==> flow/design.v <==
module dds_addr (clk, rst_n, addr_out, test, strobe, FWORD);
    input clk, rst_n;           
    input [31:0] FWORD;
    output [11: 0] addr_out;     
    output [11: 0] test;
    output strobe;
    parameter N = 32;
    parameter PWORD = 2048;      
    reg [N-1: 0] addr;          
    reg strobe_r;
    always @ (posedge clk or negedge rst_n)
    begin
       if (!rst_n)
           begin
              addr <= 0;  
           end
      else
          begin
              addr <= addr + FWORD;
              if (addr[N-1:N-12] + PWORD == 12'hc00) begin
                  strobe_r <= 1'b1;
              end
              else begin
                  strobe_r <= 1'b0;
              end
          end     
    end 
    assign test = addr[N-1:N-12] + PWORD;
    assign addr_out = addr[N-1:N-12] + PWORD;
    assign strobe = strobe_r;
endmodule
-- Reports on dds_addr
The steps from the RTL of dds_addr to its reports follow in flow order.
Lines are those of the file above, counted from 1.
Operators: Yosys type, input widths -> output width; for muxes data width and select width s.
Cell names lack the library's common part.
The mark -- stands for no value.
- top: dds_addr
- clock: clk
- library: sky130hd
- corner: tt_025C_1v80

-- Word level
Source: Yosys, flattened and elaborated, memories not mapped. Widths are those after wreduce; folded enables and synchronous resets count as part of the registers. Registers that Yosys merges into a memory's read port (data or address) are not register bits. Print and check cells do not count. Equal cells are merged and count once.
- noted flip-flop bits (word level): 33
- noted bits of input ports: 34
- output and inout bits: 25
- noted elaborated cells: 6
- noted add/subtract/negate cells: 2
- eq/ne operators at 1
- noted muxes and demuxes: 1
- operator list (cell ; number):
    $eq 32x12->1 const B ; 1
    $add 32x32->32 ; 1
    $add 12x12->13 const B ; 1
    $mux 1 ; 1

-- Depth
Depth = most cells in a row (Yosys ltp): at word level without a register or memory, in the mapped netlist without a sequential cell, where the memories' decode and read muxes count.
- depth in word-level cells: 3
- ABC_AREA: 0
- mapped depth: 9
- gate-level depth less buffers at 9

-- Mapped cells and area
Yosys stat after the flow's synthesis: flattened, memories mapped to cells. It holds for the ABC_AREA given above (unset counts as 0); a run with the other value may have another netlist.
The area totals of this step are shown rounded.
- noted mapped cells: 300
- noted cell area after synthesis: 0.00274 mm2
- area of sequential cells at 0.000831 mm2
- flip-flop cells: 33
- buffers: 25
- cells by type (cell ; number ; total area (um2)):
    dfrtp_1 ; 32 ; 800.768
    ha_1 ; 31 ; 387.872
    a21oi_1 ; 37 ; 185.178
    buf_4 ; 23 ; 172.666
    xnor2_1 ; 19 ; 166.41
    xor2_1 ; 11 ; 96.342
    nand2_1 ; 22 ; 82.579
    o21ai_0 ; 14 ; 70.067
    a21o_1 ; 9 ; 67.565
    nor2_1 ; 14 ; 52.55
    o211ai_1 ; 5 ; 37.536
    nor3_1 ; 7 ; 35.034
    o41ai_2 ; 2 ; 32.531
    edfxtp_1 ; 1 ; 30.029
    inv_1 ; 8 ; 30.029
    o21bai_1 ; 4 ; 30.029
    a211oi_2 ; 2 ; 25.024
    a31oi_1 ; 4 ; 25.024
Not listed: further types 30, cells in them 55.

-- Timing after synthesis
OpenSTA on the mapped netlist: ideal clock, no wires. The path of least setup slack (recovery checks aside). Input and output delay are each 20% of the period. Register names are those of the netlist, which keeps one name where synthesis merged equal registers.
- kind: input -> register
- start point: input port FWORD[0]
- end point: register addr[30]
- period at 5.33 ns
- input delay at 1.066 ns
- setup time at 0.121 ns
- time at the first pin at 1.066 ns
- arrival time at 2.920 ns
- data required time at 5.209 ns
- path slack at 2.289 ns
- delay of the path at 1.975 ns
- noted driving pins on the path: 9
- path buffers at 0
- synthesis period reached at 3.041 ns
"delay of the path" is the arrival time less input delay plus setup time.
"driving pins on the path": output pins that drive a net of the path, with the launching flip-flop's if there is one; two outputs of one cell count as two.
"synthesis period reached" = period - worst setup slack (recovery checks aside). The figure is calculated, with input and output delays left at 20% of the set period.
The rows between start and end are the longest chain of elaborated cells between them; the timing report does not say that the signal goes this way. Where chains are equally long, one stands for them.
A line is the first line of the expression or statement that the cell stems from. Yosys adds cells for indexed reads and writes and turns some case tables into memories.
- path through: ha_1 -> fa_1 -> a21oi_1 -> o211ai_2 -> a21oi_2 -> o41ai_2 -> o31a_2 -> nor3_1 -> and4b_1
- length of the longest elaborated chain: 1
- noted elaborated cells between the ends (all ways): 1
- source lines of those cells at 1
- classes of those cells: 1 x add/sub
- RTL lines, path after synthesis (what ; line ; source):
    from (decl) ; 3 ; input [31:0] FWORD;
    $add 32x32->32 ; 19 ; addr <= addr + FWORD;
    to (assign) ; 15 ; addr <= 0;
    to (assign) ; 19 ;
    to (decl) ; 9 ; reg [N-1: 0] addr;

-- Worst path after layout
Path of least setup slack in the final report of run 1 (OpenROAD, finished layout, wires in). Where an end is a register, its clock arrival counts in the times.
- kind: input -> register
- start point: input port FWORD[0]
- end point: register addr[30]
- period at 3.66 ns
- input delay at 0.73 ns
- setup time at 0.11 ns
- time at the first pin at 0.73 ns
- arrival time at 3.21 ns
- data required time at 3.84 ns
- path slack at 0.63 ns
- noted driving pins on the path: 10
- path buffers at 1
The rows between start and end are the longest chain of elaborated cells between them; the timing report does not say that the signal goes this way. Where chains are equally long, one stands for them.
- path through: clkdlybuf4s50_1 -> ha_1 -> fa_1 -> a21oi_1 -> o211ai_2 -> a21oi_2 -> o41ai_2 -> o31a_2 -> nor3_1 -> and4b_1
- length of the longest elaborated chain: 1
- noted elaborated cells between the ends (all ways): 1
- source lines of those cells at 1
- classes of those cells: 1 x add/sub
- RTL lines, path post-layout (what ; line ; source):
    from (decl) ; 3 ; input [31:0] FWORD;
    $add 32x32->32 ; 19 ; addr <= addr + FWORD;
    to (assign) ; 15 ; addr <= 0;
    to (assign) ; 19 ;
    to (decl) ; 9 ; reg [N-1: 0] addr;

Ticket comment

Below are 2 stored runs of the flow (Yosys, OpenROAD; platform sky130hd) on dds_addr, each with its settings and what was measured, unordered. Constraints: input delay and output delay 20% of the set period each, output load 0.01 pF.
By "time on the worst setup path" is meant the share of the clock period that the worst setup path is allowed (20% is reserved at inputs, 20% at outputs), minus its slack. Clock arrival times at its registers enter into it.
"total design power" rests on the timing tool's default activity at the inputs, not on a simulated workload.
Results are given in rounded form.

Run 1

==> flow/run.sh <==
#!/bin/bash
# the make line also repeats the synthesis and layout settings of config.mk as NAME=value (left out here)
make -C /OpenROAD-flow-scripts/flow DESIGN_CONFIG=/design/flow/config.mk WORK_HOME=/design/flow/orfs CLKGATE_MAP_FILE= finish
==> flow/config.mk <==
export PLATFORM = sky130hd
export DESIGN_NAME = dds_addr
export DESIGN_NICKNAME = dds_addr
export VERILOG_FILES = /design/flow/design.v
export SDC_FILE = /design/flow/constraint.sdc
export NUM_CORES = 4
export LEC_CHECK = 0
export CAP_MARGIN = 20
export CORE_ASPECT_RATIO = 0.79
export CORE_MARGIN = 3
export CORE_UTILIZATION = 57
export GPL_ROUTABILITY_DRIVEN = 0
export SLEW_MARGIN = 20
export TNS_END_PERCENT = 80
==> flow/constraint.sdc <==
create_clock -name core_clock -period 3.66 [get_ports {clk}]
set_input_delay 0.7320 -clock core_clock [delete_from_list [all_inputs] [get_ports {clk}]]
set_output_delay 0.7320 -clock core_clock [all_outputs]
set_load 0.01 [all_outputs]

Measured in run 1:
- noted the netlist area reported by Yosys: 0.00274 mm2
- total design power at 3200 uW
- worst setup slack after layout: 0.631 ns
- noted the standard-cell area of the final layout: 0.0033 mm2
- time on the worst setup path at 2.30 ns
- worst path kind: input -> register
- area of the die at 0.00568 mm2
- setup TNS: 0.000 ns
- final design utilization: 0.743

Run 2

==> flow/run.sh <==
#!/bin/bash
# the make line also repeats the synthesis and layout settings of config.mk as NAME=value (left out here)
make -C /OpenROAD-flow-scripts/flow DESIGN_CONFIG=/design/flow/config.mk WORK_HOME=/design/flow/orfs CLKGATE_MAP_FILE= finish
==> flow/config.mk <==
export PLATFORM = sky130hd
export DESIGN_NAME = dds_addr
export DESIGN_NICKNAME = dds_addr
export VERILOG_FILES = /design/flow/design.v
export SDC_FILE = /design/flow/constraint.sdc
export NUM_CORES = 4
export LEC_CHECK = 0
export CAP_MARGIN = 10
export CELL_PAD_IN_SITES_GLOBAL_PLACEMENT = 1
export CORE_ASPECT_RATIO = 0.81
export CORE_MARGIN = 5
export CORE_UTILIZATION = 39
export CTS_CLUSTER_DIAMETER = 247
export CTS_CLUSTER_SIZE = 52
export MIN_ROUTING_LAYER = met2
export PLACE_DENSITY_LB_ADDON = 0.2
export SETUP_SLACK_MARGIN = 0.35
export SLEW_MARGIN = 20
==> flow/constraint.sdc <==
create_clock -name core_clock -period 2.24 [get_ports {clk}]
set_input_delay 0.4480 -clock core_clock [delete_from_list [all_inputs] [get_ports {clk}]]
set_output_delay 0.4480 -clock core_clock [all_outputs]
set_load 0.01 [all_outputs]

Measured in run 2:
- noted the netlist area reported by Yosys: 0.00274 mm2
- total design power at 8380 uW
- worst setup slack after layout: -0.163 ns
- noted the standard-cell area of the final layout: 0.00477 mm2
- time on the worst setup path at 2.40 ns
- worst path kind: register -> register
- area of the die at 0.00881 mm2
- setup TNS: -0.316 ns
- final design utilization: 0.699
